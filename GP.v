==> flow/design.v <==
`timescale 1ns / 1ps
module GP(
	input clk,
	input [9:0]midx,
	input [9:0]midy,
	input [9:0]x,
	input [9:0]y,
	output reg [2:0]rgb,
	output reg gp_valid
    );
	wire [9:0] x_;
	wire [9:0] y_;
	reg [25:0] cnt;
	assign x_ = x > midx ? x - midx : midx - x;
	assign y_ = y > midy ? y - midy : midy - y;
	always@(*)begin
		if(  ((x_*x_) + (y_*y_) <= 16*16))begin
			gp_valid <= 1;
			if(cnt <= 5000000)begin
				if((x+y > midx+midy) ||(x+midy < y+midx))begin
					rgb <= 3'b110;
					gp_valid <= 1;
				end
				else
					gp_valid <= 0;
			end
			else if(cnt <= 10000000)begin
				rgb <= 3'b110;
				gp_valid <= 1;
			end
		end
		else 
			gp_valid <= 0;
	end
	always@(posedge clk)begin
		if(cnt >=10000000)
			cnt <= 0;
		else
			cnt <= cnt + 1 ;
	end
endmodule
# Tool chain data of GP
# The steps from the RTL of GP to its reports follow in flow order.
# Lines are those of the file above, counted from 1.
# Library cell names are shortened.
# A cell with - has no value.
# design
top_module,GP
clock,clk
library,sky130hd
pvt_corner,tt_025C_1v80

# Elaborated design
# Yosys after proc, flatten, opt, wreduce and memory -nomap, before mapping. Enables and synchronous resets that opt folds into registers are not counted as muxes. Memory bits, and registers merged into a memory's read port (data or address), are not among the register bits. Print and check cells are not counted. Equal cells are merged and count once.
# bits
rom_bits,0
input_bits,41
word_cells,26
latch_bits,0
n_memories,0
reg_bits,26
output_inout_bits,4
clocked_rd_ports_x_width,0
mem_bits_rw,0
# op_classes
mux,5
n_eq,0
n_logic,0
compare,7
n_addsub,10
shift,0
reduce_and_logical,1
multipliers,2
div,0
# ops
op,n
multiplier 10 x 10 -> 20 bit,2
adder 10 bit,4
subtractor 10 bit,4
greater-than comparator 10 bit,3
adder 26 x 1 -> 26 bit with constant B,1
<= comparator 26 x 23 -> 1 bit with constant B,1
greater-or-equal comparator 26 x 24 -> 1 bit with constant B,1
adder 20 x 20 -> 21 bit,1
<= comparator 21 x 9 -> 1 bit with constant B,1
two-way mux 10 bit,2
less-than comparator 10 bit,1
two-way mux 1 bit,3
logical OR 1 bit,1

# Depth
# Longest topological path by Yosys (ltp), each cell counted once; first at word level (registers and memories cut), then after technology mapping (sequential cells cut; the memories' decode and read muxes count).
# logic_depth
ltp_word,6
abc_area,0
depth_mapped,35
ltp_nobuf,35

# Netlist
# The flow's flattened synthesis, as Yosys stat reports it; memories are mapped. The netlist is that of the ABC_AREA named above (0 if unset); the other value can give another one.
# The area totals of this step are shown rounded.
# types
cell,n,type_area_um2
fa_1,139,2.78E+03
ha_1,178,2.23E+03
inv_1,251,942.154
dfxtp_1,26,520.499
xnor2_1,59,516.746
nor2_1,130,487.968
a21oi_1,63,315.302
xor2_1,32,280.269
a21o_1,28,210.202
o21ai_0,35,175.168
or2_2,26,162.656
nand2_1,38,142.637
mux2i_1,14,140.134
o21bai_1,16,120.115
nand2b_1,19,118.864
nor2b_1,15,93.84
nand3_1,14,70.067
nor3_1,14,70.067
# Not listed: further types 47, cells in them 146.
# mapped
ff_cells,26
seq_area_um2,520.5
stdcells,1243
mapped_area_um2,10460

# Path before layout
# Path of least setup slack by OpenSTA after synthesis, without wires, with an ideal clock, recovery checks aside; 20% of the period is set as input and as output delay. Where synthesis merged equal registers, the netlist keeps one of their names.
# synth_timing
path_type,input to output
startpoint,in y[0]
endpoint,out gp_valid
tclk_ps,17300
stages,32
required_time_ps,13840
arrival_time_ps,11387
t_first_pin_ps,3460
slack_ps,2453
path_buffers,1
delay_ps,7927
output_delay_ps,3460
synth_period_reached_ps,14847
# "delay_ps" is the arrival time less input delay plus setup time.
# At an output port there is no setup time.
# "stages": output pins that drive a net of the path, with the launching flip-flop's if there is one; two outputs of one cell count as two.
# "synth_period_reached_ps" = period - worst setup slack (recovery checks aside). The figure is calculated, with input and output delays left at 20% of the set period.
# The rows between start and end are the longest chain of elaborated cells between them; the timing report does not say that the signal goes this way. Where chains are equally long, one stands for them.
# Each line given opens the expression or statement behind the cell; cells for indexed reads and writes are added by Yosys, which also makes memories of some case tables.
# synth_between
cell_sequence,inv_1 > ha_1 > inv_1 > fa_1 > a211oi_1 > o31ai_1 > o31ai_2 > a21oi_2 > buf_4 > a41o_1 > xnor2_1 > inv_2 > nor2_1 > fa_1 > fa_1 > inv_1 > fa_1 > inv_1 > fa_1 > fa_1 > fa_1 > inv_1 > fa_1 > inv_1 > ha_1 > a2111oi_0 > o21a_1 > o311ai_0 > a31oi_1 > mux2i_1 > nor4_1 > and4_1
elab_chain_cells,6
# synth_rtl
item,line,text
from (decl),7,"input [9:0]y,"
subtractor 10 bit,15,assign y_ = y > midy ? y - midy : midy - y;
two-way mux 10 bit,15,
multiplier 10 x 10 -> 20 bit,17,if( ((x_*x_) + (y_*y_) <= 16*16))begin
adder 20 x 20 -> 21 bit,17,
<= comparator 21 x 9 -> 1 bit,17,
two-way mux 1 bit,17,
to (decl),9,output reg gp_valid

# Path in the finished layout
# Path of least setup slack in the final report of run A (OpenROAD, finished layout, wires in). Where an end is a register, its clock arrival counts in the times.
# The path's times are printed in steps of 10 ps; the period is the one set.
# layout_timing
path_type,input to output
startpoint,in midy[6]
endpoint,out gp_valid
tclk_ps,10800
slack_ps,-1930
required_time_ps,8640
path_buffers,5
t_first_pin_ps,2160
output_delay_ps,2160
stages,30
arrival_time_ps,10570
# The rows between start and end are the longest chain of elaborated cells between them; the timing report does not say that the signal goes this way. Where chains are equally long, one stands for them.
# layout_between
cell_sequence,clkdlybuf4s50_1 > buf_4 > inv_1 > ha_1 > buf_4 > a21oi_1 > nor2b_1 > o21ai_0 > o21ai_0 > nor3_1 > a21oi_1 > xnor2_1 > buf_4 > or2_4 > fa_1 > fa_1 > fa_2 > fa_1 > fa_1 > fa_1 > inv_1 > fa_1 > ha_4 > inv_1 > o311ai_2 > a31oi_2 > mux2i_1 > nor4_1 > and4_1 > buf_2
elab_chain_cells,6
# layout_rtl
item,line,text
from (decl),5,"input [9:0]midy,"
greater-than comparator 10 bit,15,assign y_ = y > midy ? y - midy : midy - y;
two-way mux 10 bit,15,
multiplier 10 x 10 -> 20 bit,17,if( ((x_*x_) + (y_*y_) <= 16*16))begin
adder 20 x 20 -> 21 bit,17,
<= comparator 21 x 9 -> 1 bit,17,
two-way mux 1 bit,17,
to (decl),9,output reg gp_valid

# Stored flow runs of GP (2 of them; Yosys, OpenROAD, sky130hd). They differ in their settings and are not a sequence. Constraints: input delay and output delay 20% of the set period each, output load 0.01 pF.
# "period_less_ws_ps" = clock period - worst setup slack. The figure is calculated, with input and output delays left at 20% of the set period.
# "worst_path_allowed_less_slack_ps" = time allowed to the worst setup path (clock period - input delay - output delay, where it has them) - its slack; a late launch clock adds to it, a late capture clock takes from it.
# "worst_path_allowed_less_slack_ps" is given in steps of 10 ps.
# The measured numbers are rounded.
# Among the settings, n/a means not set for that run.
setting or result,run A,run B
period_ns,10.8,13.5
CORE_UTILIZATION,31,33
PLACE_DENSITY,0.59,n/a
CORE_ASPECT_RATIO,1.66,n/a
CELL_PAD_IN_SITES_DETAIL_PLACEMENT,1,1
TNS_END_PERCENT,65,n/a
GPL_ROUTABILITY_DRIVEN,0,n/a
CAP_MARGIN,20,20
CORE_MARGIN,2,2
SLEW_MARGIN,20,20
PLACE_DENSITY_LB_ADDON,n/a,0.15
CELL_PAD_IN_SITES_GLOBAL_PLACEMENT,n/a,0
GPL_TIMING_DRIVEN,n/a,1
CTS_CLUSTER_SIZE,n/a,84
MIN_ROUTING_LAYER,n/a,met2
final_hold_ws_ps,474,501
setup_worst_slack_ps,-1932,121
design.die.area_um2,35270,33130
total_negative_slack_ps,-1932,0
worst_path_allowed_less_slack_ps,8410,7980
path_kind,input to output,input to output
post_synth_area_um2,10460,10460
period_less_ws_ps,12732,13379
post_route_util_pct,42.3,45.1
